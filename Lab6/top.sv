==> flow/design.v <==
module ALU(
    input logic[31:0] SrcA,
    input logic[31:0] SrcB,
    input logic[2:0] ALUControl,
    output logic[31:0] ALUResult
  );
  always@(*)
  begin
    case(ALUControl)
      3'b010:
      begin
        ALUResult = SrcA + SrcB;
      end
      3'b110:
      begin
        ALUResult = SrcA - SrcB;
      end
		default: begin
			for(int i = 0; i < 32; i = i + 1) begin
				ALUResult[i] = 1;  
			end
		end
    endcase
  end
endmodule
module register_file(input logic clk, rst,
                       input logic[4:0] A1, A2, A3,  
                       input logic[31:0] WD3,  
                       input logic WE3,  
                       output logic[31:0] RD1,  
                       output logic[31:0] RD2,  
                       output logic[31:0] prode  
                      );
  reg [31:0] registers [0:31];
  always @(*) begin
    prode = registers[A3];
    RD1 = registers[A1];
    RD2 = registers[A2];
  end
  always @(posedge clk) begin
    if(!rst) begin
      for(int i = 0; i < 32; i=i+1) begin
        registers[i] <= i;
      end
    end
		if(WE3) begin
			registers[A3] <= WD3;
		end
  end
endmodule
module top(
input logic clk, rst,
input logic[1:0] sw,  
output logic[31:0] ALUResult,  
output logic[31:0] RD1, RD2,  
output logic[31:0] prode_register_file,  
output logic[6:0] display_led  
);
logic[31:0] inst_0 = 32'b0;
logic[31:0] inst_1 = 32'b100100_00101_00100_00001_0000_0000_000; 
logic[31:0] inst_2 = 32'b101100_01010_01000_00001_0000_0000_000; 
logic[31:0] inst_ex;
assign inst_ex = (sw==1)? inst_1:(sw==2)? inst_2: inst_0;
register_file r_f(.clk(clk),.rst(rst),
.A1(inst_ex[25:21]),.A2(inst_ex[20:16]),.A3(inst_ex[15:11]),
.WD3(ALUResult),
.WE3(1),
.RD1(RD1),
.RD2(RD2),
.prode(prode_register_file)
);
ALU t1(
.SrcA(RD1),
.SrcB(RD2),
.ALUControl(inst_ex[29:27]),
.ALUResult(ALUResult)
);
endmodule
======== Step by step through the tools: top ========
What the tools print for top, step after step.
Lines are those of the file above, counted from 1.
Not given: -
inputs
  top ..................................... top
  clock input ............................. clk
  library ................................. sky130hd
  timing corner ........................... tt_025C_1v80

======== Word level ========
Yosys after proc, flatten, opt, wreduce and memory -nomap, before mapping. Enables and synchronous resets that opt folds into registers are not counted as muxes. Memory bits, and registers merged into a memory's read port (data or address), are not among the register bits. Print and check cells are not counted. Equal cells are merged and count once.
Yosys's memory passes give these memory sizes; they may raise the number of words (mostly to a power of two), join words into wider ones and drop unused or constant bits.
word-level totals
  flip-flop bits (word level) ............. 0
  bits in writable memories ............... 1024
  memories kept ........................... 1
  input port bits ......................... 4
  output and inout bits ................... 135
  elaborated cells ........................ 42
memories
  memory         depth  bits a word  RTL line  source
  r_f.registers  32     32           34        reg [31:0] registers [0:31];
cells by class
  $add $sub $neg .......................... 2
  eq/ne operators ......................... 4
  multiplexer cells ....................... 35
operators by type and width
  cell                                                              count
  1-bit parallel mux with 2-bit select                              32
  30-bit two-way mux                                                2
  32-bit adder                                                      1
  32-bit subtractor                                                 1
  3-bit by 2-bit == test with 1-bit output (second input constant)  1
  3-bit == test (second input constant)                             1
  2-bit by 1-bit == test with 1-bit output (second input constant)  1
  2-bit == test (second input constant)                             1
  1-bit two-way mux                                                 1

======== Logic depth ========
Depth = most cells in a row (Yosys ltp): at word level without a register or memory, in the mapped netlist without a sequential cell, where the memories' decode and read muxes count.
depth
  depth in word-level cells ............... 5
  ABC_AREA ................................ 0
  mapped depth ............................ 7
  depth with buffers taken out ............ 5

======== Mapped cells and area ========
Yosys stat after the flow's synthesis: flattened, memories mapped to cells. It holds for the ABC_AREA given above (unset counts as 0); a run with the other value may have another netlist.
cell types
  type                       count  area in all (um^2)
  sky130_fd_sc_hd__edfxtp_1  64     1.92E+03
  sky130_fd_sc_hd__mux2_4    24     360.346
  sky130_fd_sc_hd__buf_4     37     277.766
  sky130_fd_sc_hd__and2_1    32     200.192
  sky130_fd_sc_hd__clkbuf_1  41     153.898
  sky130_fd_sc_hd__nor3_1    19     95.091
  sky130_fd_sc_hd__mux2_2    8      90.086
  sky130_fd_sc_hd__buf_6     6      67.565
  sky130_fd_sc_hd__nor2_1    14     52.55
  sky130_fd_sc_hd__ha_1      4      50.048
  sky130_fd_sc_hd__buf_2     6      30.029
  sky130_fd_sc_hd__nor2b_1   4      25.024
  sky130_fd_sc_hd__inv_1     6      22.522
  sky130_fd_sc_hd__buf_12    1      20.019
  sky130_fd_sc_hd__a21oi_1   3      15.014
  sky130_fd_sc_hd__buf_8     1      15.014
  sky130_fd_sc_hd__nand2_1   4      15.014
  sky130_fd_sc_hd__o21ai_0   3      15.014
Not listed: further types 8, cells in them 10.
synthesis totals
  mapped cells ............................ 287
  chip area (Yosys) ....................... 3487.1 um^2
  sequential part of the area ............. 1921.8 um^2
  flip-flops .............................. 64
  buffers ................................. 92
The figures by module come from a second, unflattened synthesis with its own total; it is not the netlist above.
unflattened totals
  cells (unflattened synthesis) ........... 5756
  area (unflattened synthesis) ............ 67125.6 um^2
Rows give one instance, submodules left out.
by module
  module         instances  cells  area (um^2)  sequential area (um^2)
  register_file  1          5172   63408.3      30749.5
  ALU            1          570    3621.0       0.0
  top            1          14     96.3         0.0

======== Timing after synthesis ========
Source: OpenSTA report_checks on the synthesized netlist (no wires, ideal clock, input and output delay 20% of the period each), path of least setup slack; recovery checks are left aside. Register names are those of the netlist, which keeps one name where synthesis merged equal registers.
timing post-synthesis
  path kind ............................... input -> register
  from .................................... input port sw[0]
  to ...................................... memory r_f.registers[1][0]
  period .................................. 2.87 ns
  external input delay .................... 0.574 ns
  library setup time ...................... 0.389 ns
  time at the first pin ................... 0.574 ns
  arrival time ............................ 2.174 ns
  required time ........................... 2.481 ns
  setup slack ............................. 0.307 ns
  delay of the path ....................... 1.989 ns
  stages .................................. 7
  buffers on the path ..................... 4
  synthesis period reached ................ 2.563 ns
"delay of the path" is the arrival time less input delay plus setup time.
"stages": output pins that drive a net of the path, with the launching flip-flop's if there is one; two outputs of one cell count as two.
"synthesis period reached" = period - worst setup slack (recovery checks aside). The figure is calculated, with input and output delays left at 20% of the set period.
on the way, post-synthesis
  cell sequence ........................... sky130_fd_sc_hd__inv_1 > sky130_fd_sc_hd__ha_1 > sky130_fd_sc_hd__buf_6 > sky130_fd_sc_hd__buf_8 > sky130_fd_sc_hd__buf_6 > sky130_fd_sc_hd__buf_6 > sky130_fd_sc_hd__nand2_1
RTL lines, path post-synthesis
  what                RTL line  source
  start: declaration  53        input logic[1:0] sw,
  end: declaration    34        reg [31:0] registers [0:31];
No chain of elaborated cells between the ends is given.

======== Timing after layout ========
Path of least setup slack in the final report of job 2 (OpenROAD, finished layout, wires in). Where an end is a register, its clock arrival counts in the times.
timing post-layout
  path kind ............................... input -> output
  from .................................... input port sw[1]
  to ...................................... output port prode_register_file[3]
  period .................................. 2.49 ns
  external input delay .................... 0.50 ns
  external output delay ................... 0.50 ns
  time at the first pin ................... 0.50 ns
  arrival time ............................ 1.95 ns
  required time ........................... 1.99 ns
  setup slack ............................. 0.05 ns
  stages .................................. 6
  buffers on the path ..................... 4
The rows between start and end are the longest chain of elaborated cells between them; the timing report does not say that the signal goes this way. Where chains are equally long, one stands for them.
A line is the first line of the expression or statement that the cell stems from. Yosys adds cells for indexed reads and writes and turns some case tables into memories.
The chain passes a memory read, where the word-level depth is cut; so it can be longer than that depth.
on the way, post-layout
  cell sequence ........................... sky130_fd_sc_hd__clkdlybuf4s15_2 > sky130_fd_sc_hd__ha_4 > sky130_fd_sc_hd__buf_4 > sky130_fd_sc_hd__buf_12 > sky130_fd_sc_hd__mux2_2 > sky130_fd_sc_hd__dlygate4sd2_1
  cells in the longest elaborated chain ... 4
  elaborated cells between the ends (all ways) .. 5
  source lines of those cells ............. 2
  those cells by class .................... eq/ne (2); mux (2); memory (1)
RTL lines, path post-layout
  what                   RTL line  source
  start: declaration     53        input logic[1:0] sw,
  2-bit == test          63        assign inst_ex = (sw==1)? inst_1:(sw==2)? inst_2: inst_0;
  30-bit two-way mux x2  63
  memory 32 x 32 bit     34        reg [31:0] registers [0:31];
  end: declaration       56        output logic[31:0] prode_register_file,

# Flow runs of top

Record of 2 stored runs of the RTL-to-layout flow on top, platform sky130hd. The runs are unordered. Constraints: input delay and output delay 20% of the set period each, output load 0.01 pF.
By "reached clock period" is meant the clock period of the run minus its worst setup slack. This is arithmetic on one report: input and output delays are still those of the set period (20% each).
"worst path time": the worst setup path's part of the clock period (all of it between registers, 20% less for each end at a port) less its slack. A launch clock that arrives late makes it longer, a capture clock that arrives late makes it shorter.
"total design power" is the tool's figure for a default switching activity; nothing was simulated.

---- job 1 ----
settings
  period_ns = 2.24
  CORE_UTILIZATION = 64
  SETUP_SLACK_MARGIN = -0.04
  PLACE_DENSITY = 0.72
  HOLD_SLACK_MARGIN = -0.03
  TNS_END_PERCENT = 25
  ABC_AREA = 0
  GPL_ROUTABILITY_DRIVEN = 1
  CTS_CLUSTER_SIZE = 94
  CTS_CLUSTER_DIAMETER = 259
  SLEW_MARGIN = 35
  MIN_ROUTING_LAYER = met1
  MAX_ROUTING_LAYER = met5
  CAP_MARGIN = 20
  CORE_MARGIN = 2
results
  no results, clock tree synthesis failed with DPL-0033

---- job 2 ----
settings
  period_ns = 2.49
  CORE_UTILIZATION = 47
  CAP_MARGIN = 20
  CORE_MARGIN = 2
  SLEW_MARGIN = 20
results
  total die area .......................... 8124.3 um^2
  utilization ............................. 0.705
  standard-cell area of the final layout .. 5087.4 um^2
  worst hold slack after layout ........... 0.859 ns
  total negative slack .................... 0.000 ns
  total design power ...................... 3400 µW
  reached clock period .................... 2.445 ns
  setup slack of the worst path ........... 0.045 ns
  chip area after synthesis (Yosys) ....... 3487.1 um^2
  worst path time ......................... 1.45 ns
  type of the worst setup path ............ input -> output
